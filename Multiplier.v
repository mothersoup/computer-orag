==> flow/design.v <==
`timescale 1ns/1ps
module Multiplier( clk, dataA, dataB, signal, dataOut, reset );
input clk, reset;
input[5:0] signal;
input[31:0] dataA, dataB;
output reg [63:0] dataOut;
reg [63:0] product;
reg [5:0] counter;
reg [31:0] dataA_reg;
reg [31:0] temp;
reg [31:0] shiftHelper;
parameter MULTU = 6'b011001;
parameter OUT = 6'b111111;
always @( posedge clk or posedge reset ) begin
        if ( reset )
            begin
            product = 64'b0;
            counter = 5'b0;
            dataOut = 64'b0;
            end 
        else begin
                case ( signal )
                    MULTU:
                    begin
                        if ( counter == 6'b0 ) begin
                            dataA_reg = dataA;   
                            temp      = dataB;
                            product   = 64'b0 ;
                        end 
                         if ( counter <  6'b100000  ) begin
                            if ( dataA_reg[0] == 1'b1  ) begin
                                    shiftHelper  = product[63:32] + temp;
                                    product[63:0] = { shiftHelper, product[31:0] };
                            end
                                    product = product >> 1;
                                    dataA_reg = dataA_reg >> 1;
                            counter = counter + 1;
                        end 
                    end 
                    OUT:  
                        begin
                            if ( dataA_reg[0] == 1'b1  ) begin
                                    shiftHelper  = product[63:32] + temp;
                                    product[63:32] = { shiftHelper, product[31:0] };
                                    temp = temp >> 1;
                                    product = product >> 1;
                                end 
                            dataOut = product;
                            counter = 0;
                        end 
                    default 
                    begin 
                    end
                endcase 
             end 
    end
endmodule
* From RTL to reports: Multiplier
The steps from the RTL of Multiplier to its reports follow in flow order.
Lines are those of the file above, counted from 1.
Library cell names are shortened.
A cell with -- has no value.
- Design top :: Multiplier
- Clock :: clk
- Standard-cell library :: sky130hd
- Corner :: tt_025C_1v80

* Word-level counts
Source: Yosys, flattened and elaborated, memories not mapped. Widths are those after wreduce. Registers that Yosys merges into a memory's read port (data or address) are not register bits. Print and check cells do not count. Equal cells are merged and count once.
- Register bits :: 198
- Output and inout bits :: 64
- Word-level cells :: 34
- Magnitude comparators :: 1
- Bitwise operators :: 1
- Reduce/logical cells :: 5
- Equality and inequality tests :: 4
- Multiplexer cells :: 15
- $add $sub $neg :: 2
** Operators with widths (count)
- two-way mux 64 bit :: 5
- two-way mux 32 bit :: 5
- case mux 64 bit (select 2 bit) :: 1
- case mux 32 bit (select 2 bit) :: 1
- adder 32 bit :: 1
- two-way mux 31 bit :: 1
- case mux 6 bit (select 2 bit) :: 1
- adder 6 x 1 -> 6 bit with constant B :: 1
- == test 6 x 5 -> 1 bit with constant B :: 1
- less-than comparator 6 bit with constant B :: 1
- == test 6 bit with constant B :: 1
- zero test 6 bit :: 1
- two-way mux 6 bit :: 1
- != test 2 bit with constant B :: 2
- AND reduction 2 bit :: 2
- AND reduction 3 bit :: 1
- nonzero test 2 bit :: 1
- inverter 1 bit :: 1

* Logic depth
Depth = most cells in a row (Yosys ltp): at word level without a register or memory, in the mapped netlist without a sequential cell, where the memories' decode and read muxes count.
- Word-level depth :: 7
- ABC_AREA :: 0
- Depth in mapped cells :: 19

* Mapped cells and area
Yosys stat after the flow's synthesis: flattened, memories mapped to cells. It holds for the ABC_AREA given above (unset counts as 0); a run with the other value may have another netlist.
** Cells by type (count)
- dfrtp_1 :: 134
- edfxtp_1 :: 64
- nand2_1 :: 236
- mux2i_1 :: 83
- o21ai_0 :: 146
- nor2_1 :: 138
- ha_1 :: 33
- clkbuf_1 :: 73
- a22o_1 :: 31
- a21oi_1 :: 50
- and2_1 :: 36
- xnor2_1 :: 16
- a21o_1 :: 18
- xor2_1 :: 14
- a31oi_1 :: 17
- a221oi_1 :: 12
- o22ai_1 :: 15
- and3_1 :: 11
Not listed: further types 40, cells in them 129.
- Mapped flip-flops :: 198
- Chip area (Yosys) :: 0.0113509 mm^2
- Sequential part of the area :: 0.0052751 mm^2
- Cells in the netlist :: 1256
- Buffer cells :: 82

* Timing after synthesis
OpenSTA on the mapped netlist: ideal clock, no wires. The path of least setup slack (recovery checks aside). Input and output delay are each 20% of the period. Register names are those of the netlist, which keeps one name where synthesis merged equal registers.
- Kind :: reg-to-reg
- Start :: reg counter[0]
- End :: reg (no name shown)
- Path slack :: 0.236 ns
- Path buffers :: 2
- Path delay :: 3.984 ns
- Clock period :: 4.22 ns
- Library setup time :: 0.132 ns
- Launch time at the first pin :: 0.000 ns
- Data required time :: 4.088 ns
- Stages on the path :: 20
- Arrival :: 3.852 ns
- Period reached after synthesis :: 3.984 ns
"path delay" is the arrival time less input delay plus setup time.
"stages on the path": output pins that drive a net of the path, with the launching flip-flop's if there is one; two outputs of one cell count as two.
"period reached after synthesis" is the clock period less the worst setup slack; recovery checks do not enter. This is arithmetic on one report: input and output delays are still those of the set period (20% each).
The rows between start and end are the longest chain of elaborated cells between them; the timing report does not say that the signal goes this way. Where chains are equally long, one stands for them.
Each line given opens the expression or statement behind the cell; cells for indexed reads and writes are added by Yosys, which also makes memories of some case tables.
At most two assigning lines are given for a register; there are more.
- Cells stage by stage :: dfrtp_1 inv_1 ha_1 nand2_1 or4_1 clkbuf_1 clkbuf_1 nand2_1 nand2_1 ha_1 fa_1 a21o_1 a221oi_2 a2bb2oi_2 nor2_1 a21o_1 a221o_1 a21oi_2 xor2_1 o21ai_1
- Length of the longest elaborated chain :: 7
- Elaborated cells between the ends (all ways) :: 12
- RTL lines with such cells :: 5
- Those cells by class :: add/sub: 1; compare: 1; mux: 9; reduce/logical: 1
** Ends and longest elaborated chain, after synthesis
- start, declared :: RTL line 8 : reg [5:0] counter;
- start, assigned :: RTL line 18 : counter = 5'b0;
- start, assigned :: RTL line 37 : counter = counter + 1;
- zero test 6 bit :: RTL line 25 : if ( counter == 6'b0 ) begin
- two-way mux 64 bit :: RTL line 25
- two-way mux 64 bit :: RTL line 22 : case ( signal )
- adder 32 bit :: RTL line 32
- two-way mux 64 bit :: RTL line 31 : if ( dataA_reg[0] == 1'b1  ) begin
- two-way mux 64 bit :: RTL line 30 : if ( counter <  6'b100000  ) begin
- case mux 64 bit (select 2 bit) :: RTL line 22
- end, assigned :: RTL line 33
- end, assigned :: RTL line 35
- end, declared :: RTL line 7

* Worst path after layout
Path of least setup slack in the final report of flow run A (OpenROAD, finished layout, wires in). Where an end is a register, its clock arrival counts in the times.
- Kind :: reg-to-reg
- Start :: reg counter[0]
- End :: reg (no name shown)
- Data required time :: 4.50 ns
- Arrival :: 4.23 ns
- Launch time at the first pin :: 0.42 ns
- Path slack :: 0.28 ns
- Stages on the path :: 18
- Library setup time :: 0.12 ns
- Clock period :: 4.19 ns
- Path buffers :: 2
The rows between start and end are the longest chain of elaborated cells between them; the timing report does not say that the signal goes this way. Where chains are equally long, one stands for them.
At most two assigning lines are given for a register; there are more.
- Cells stage by stage :: dfrtp_1 inv_1 ha_1 nand2_1 or4_4 buf_4 buf_4 and2_1 ha_1 a21oi_1 o21bai_1 a21o_1 a31o_2 or3_1 o21ai_1 xnor2_1 a221oi_1 nor2_1
- Length of the longest elaborated chain :: 7
- Elaborated cells between the ends (all ways) :: 12
- RTL lines with such cells :: 5
- Those cells by class :: add/sub: 1; compare: 1; mux: 9; reduce/logical: 1
** Ends and longest elaborated chain, after layout
- start, declared :: RTL line 8 : reg [5:0] counter;
- start, assigned :: RTL line 18 : counter = 5'b0;
- start, assigned :: RTL line 37 : counter = counter + 1;
- zero test 6 bit :: RTL line 25 : if ( counter == 6'b0 ) begin
- two-way mux 64 bit :: RTL line 25
- two-way mux 64 bit :: RTL line 22 : case ( signal )
- adder 32 bit :: RTL line 32
- two-way mux 64 bit :: RTL line 31 : if ( dataA_reg[0] == 1'b1  ) begin
- two-way mux 64 bit :: RTL line 30 : if ( counter <  6'b100000  ) begin
- case mux 64 bit (select 2 bit) :: RTL line 22
- end, assigned :: RTL line 33
- end, assigned :: RTL line 35
- end, declared :: RTL line 7

Lab notebook: Multiplier

Stored flow runs of Multiplier (2 of them; Yosys, OpenROAD, sky130hd). They differ in their settings and are not a sequence. Constraints: input delay and output delay 20% of the set period each, output load 0.01 pF.
"clock period achieved" is the run's clock period less its worst setup slack. It is reckoned from that one timing run; input and output delays stay at 20% of the period that was set.
"critical path time" is the time allowed to the run's worst setup path (the clock period less input and output delay, where it has them) less its slack. Clock arrival times count: a late capture clock shortens it, a late launch clock lengthens it.
"total power after layout": no workload was simulated; the value follows from the tool's default switching activity.

* Flow run A
** Files
==> flow/run.sh <==
#!/bin/bash
# the make line also repeats the synthesis and layout settings of config.mk as NAME=value (left out here)
make -C /OpenROAD-flow-scripts/flow DESIGN_CONFIG=/design/flow/config.mk WORK_HOME=/design/flow/orfs CLKGATE_MAP_FILE= finish
==> flow/config.mk <==
export PLATFORM = sky130hd
export DESIGN_NAME = Multiplier
export DESIGN_NICKNAME = Multiplier
export VERILOG_FILES = /design/flow/design.v
export SDC_FILE = /design/flow/constraint.sdc
export NUM_CORES = 4
export LEC_CHECK = 0
export CAP_MARGIN = 20
export CORE_MARGIN = 2
export CORE_UTILIZATION = 47
export SLEW_MARGIN = 20
==> flow/constraint.sdc <==
create_clock -name core_clock -period 4.19 [get_ports {clk}]
set_input_delay 0.8380 -clock core_clock [delete_from_list [all_inputs] [get_ports {clk}]]
set_output_delay 0.8380 -clock core_clock [all_outputs]
set_load 0.01 [all_outputs]
** Results
- Lowest hold slack :: 0.479 ns
- Utilization in the final report :: 58.7 %
- Total power after layout :: 6.087 mW
- Synthesis area :: 0.0113509 mm^2
- Clock period achieved :: 3.913 ns
- Critical path time :: 3.91 ns
- Class of the worst setup path :: reg-to-reg
- Standard-cell area after layout :: 0.013852 mm^2
- Full die area :: 0.02541 mm^2
- Setup slack of the worst path :: 0.277 ns
- Total negative slack on setup checks :: 0.000 ns

* Flow run B
** Files
==> flow/run.sh <==
#!/bin/bash
# the make line also repeats the synthesis and layout settings of config.mk as NAME=value (left out here)
make -C /OpenROAD-flow-scripts/flow DESIGN_CONFIG=/design/flow/config.mk WORK_HOME=/design/flow/orfs CLKGATE_MAP_FILE= finish
==> flow/config.mk <==
export PLATFORM = sky130hd
export DESIGN_NAME = Multiplier
export DESIGN_NICKNAME = Multiplier
export VERILOG_FILES = /design/flow/design.v
export SDC_FILE = /design/flow/constraint.sdc
export NUM_CORES = 4
export LEC_CHECK = 0
export ABC_AREA = 1
export CAP_MARGIN = 20
export CELL_PAD_IN_SITES_DETAIL_PLACEMENT = 0
export CELL_PAD_IN_SITES_GLOBAL_PLACEMENT = 3
export CORE_MARGIN = 2
export CORE_UTILIZATION = 64
export CTS_CLUSTER_DIAMETER = 92
export CTS_CLUSTER_SIZE = 40
export GPL_ROUTABILITY_DRIVEN = 0
export GPL_TIMING_DRIVEN = 0
export PLACE_DENSITY = 0.84
export SETUP_SLACK_MARGIN = 0.33
export SLEW_MARGIN = 35
export TNS_END_PERCENT = 20
==> flow/constraint.sdc <==
create_clock -name core_clock -period 4.8 [get_ports {clk}]
set_input_delay 0.9600 -clock core_clock [delete_from_list [all_inputs] [get_ports {clk}]]
set_output_delay 0.9600 -clock core_clock [all_outputs]
set_load 0.01 [all_outputs]
** Results
Unfinished; error GPL-0301 in placement.
